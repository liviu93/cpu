==> flow/design.v <==
module ram(
	clk,
	address_a,
	address_b,
	dest,
	data,
	out_a,
	out_b,
	we
);
parameter ADDR_WIDTH = 4;
parameter RAM_DEPTH = 16;
input[ADDR_WIDTH-1:0] address_a;
input[ADDR_WIDTH-1:0] address_b;
input[ADDR_WIDTH-1:0] dest;
input data;
input clk;
input we;
output out_a, out_b;
reg [RAM_DEPTH-1:0] mem;
assign out_a = mem[address_a];
assign out_b = mem[address_b];
always @ (negedge clk)
begin : MEM_WRITE
	if (we)
		mem[dest] <= data;
end
initial
begin
	mem = 16'b0;	
	mem[0] = 1;
	mem[1] = 0;
	mem[2] = 0;
	mem[3] = 1;
	mem[4] = 0;
	mem[5] = 1;
	mem[6] = 1;
	mem[7] = 1;
end
endmodule
; Tool chain data of ram
; What the tools print for ram, step after step.
; Lines are those of the file above, counted from 1.
; Cell names lack the library's common part.
; The mark -- stands for no value.
[design]
top = ram
clock = clk
cell_library = sky130hd
lib_corner = tt_025C_1v80

; After elaboration
; Yosys after proc, flatten, opt, wreduce and memory -nomap, before mapping. Enables and synchronous resets that opt folds into registers are not counted as muxes. Memory bits, and registers merged into a memory's read port (data or address), are not among the register bits. Print and check cells are not counted. Equal cells are merged and count once.
[bits]
reg_bits = 16
in_bits = 15
out_inout_bits = 2
wordCells = 9
[classes]
add_sub_neg = 1
shift = 4
n_logic = 3
[op_table]
columns = op, count
row1 = 16-bit by 4-bit variable part select with 1-bit output, 2
row2 = 1-bit by 5-bit variable shift with 16-bit output, 1
row3 = 1-bit by 5-bit variable shift with 16-bit output (first input constant), 1
row4 = 16-bit bitwise AND, 1
row5 = 16-bit bitwise OR, 1
row6 = 16-bit inverter, 1
row7 = 4-bit negation with 5-bit output, 1

; Longest topological paths
; Longest topological path by Yosys (ltp), each cell counted once; first at word level (registers and memories cut), then after technology mapping (sequential cells cut; the memories' decode and read muxes count).
[depth]
word_depth = 5
abc_area = 0
ltp_mapped = 8
ltp_nobuf = 6

; After synthesis
; Source: synth_stat.txt of the flow (Yosys; design flattened, memories mapped). It holds for the ABC_AREA given above (unset counts as 0); a run with the other value may have another netlist.
[types]
columns = type, count, type_area_um2
row1 = edfxtp_1, 16, 480.461
row2 = mux4_1, 6, 157.651
row3 = o2bb2ai_1, 7, 61.309
row4 = nand2_1, 16, 60.058
row5 = ha_1, 4, 50.048
row6 = mux4_2, 2, 45.043
row7 = o21ai_0, 7, 35.034
row8 = nand2b_1, 5, 31.28
row9 = nor3b_1, 4, 30.029
row10 = o22ai_1, 4, 25.024
row11 = o22ai_2, 2, 25.024
row12 = mux2i_1, 2, 20.019
row13 = nor2_1, 5, 18.768
row14 = nor3_4, 1, 16.266
row15 = o32ai_2, 1, 16.266
row16 = o41ai_2, 1, 16.266
row17 = a211oi_1, 2, 15.014
row18 = nand3_1, 3, 15.014
; Not listed: further types 22, cells in them 28.
[mapped]
cell_count = 116
yosys_area_um2 = 1316.3
seq_area_um2 = 480.5
flip_flops = 16
buffers = 5

; Module ram, platform sky130hd: 2 stored runs of the flow (Yosys, OpenROAD) with differing settings, in no particular order. Input and output delays are each 20% of the period that was set; the output load is 0.01 pF.
; "power_w" is the tool's figure for a default switching activity; nothing was simulated.

[entry A: settings]
period_ns = 4.64
CORE_UTILIZATION = 25
PLACE_DENSITY_LB_ADDON = 0.2
CELL_PAD_IN_SITES_DETAIL_PLACEMENT = 0
GPL_ROUTABILITY_DRIVEN = 0
SLEW_MARGIN = 25
MIN_ROUTING_LAYER = met1
MAX_ROUTING_LAYER = met5
CAP_MARGIN = 20
CORE_MARGIN = 2
[entry A: results]
holdWs_ns = 0.662
worstSetupSlack_ns = -0.327
tns_ns = -0.637
synth_chip_area_um2 = 1316.3
power_w = 0.0004788
dieArea_um2 = 5861.4
layout_utilization_pct = 38.5

[entry B: settings]
period_ns = 6.92
CORE_UTILIZATION = 34
SETUP_SLACK_MARGIN = 0.13
PLACE_DENSITY_LB_ADDON = 0.09
CELL_PAD_IN_SITES_DETAIL_PLACEMENT = 1
TNS_END_PERCENT = 95
GPL_TIMING_DRIVEN = 0
GPL_ROUTABILITY_DRIVEN = 0
CTS_CLUSTER_DIAMETER = 335
CAP_MARGIN = 25
MAX_ROUTING_LAYER = met5
CORE_MARGIN = 2
SLEW_MARGIN = 20
[entry B: results]
holdWs_ns = 0.597
worstSetupSlack_ns = 0.224
tns_ns = 0.000
synth_chip_area_um2 = 1316.3
power_w = 0.0003014
dieArea_um2 = 4385.1
layout_utilization_pct = 44.8
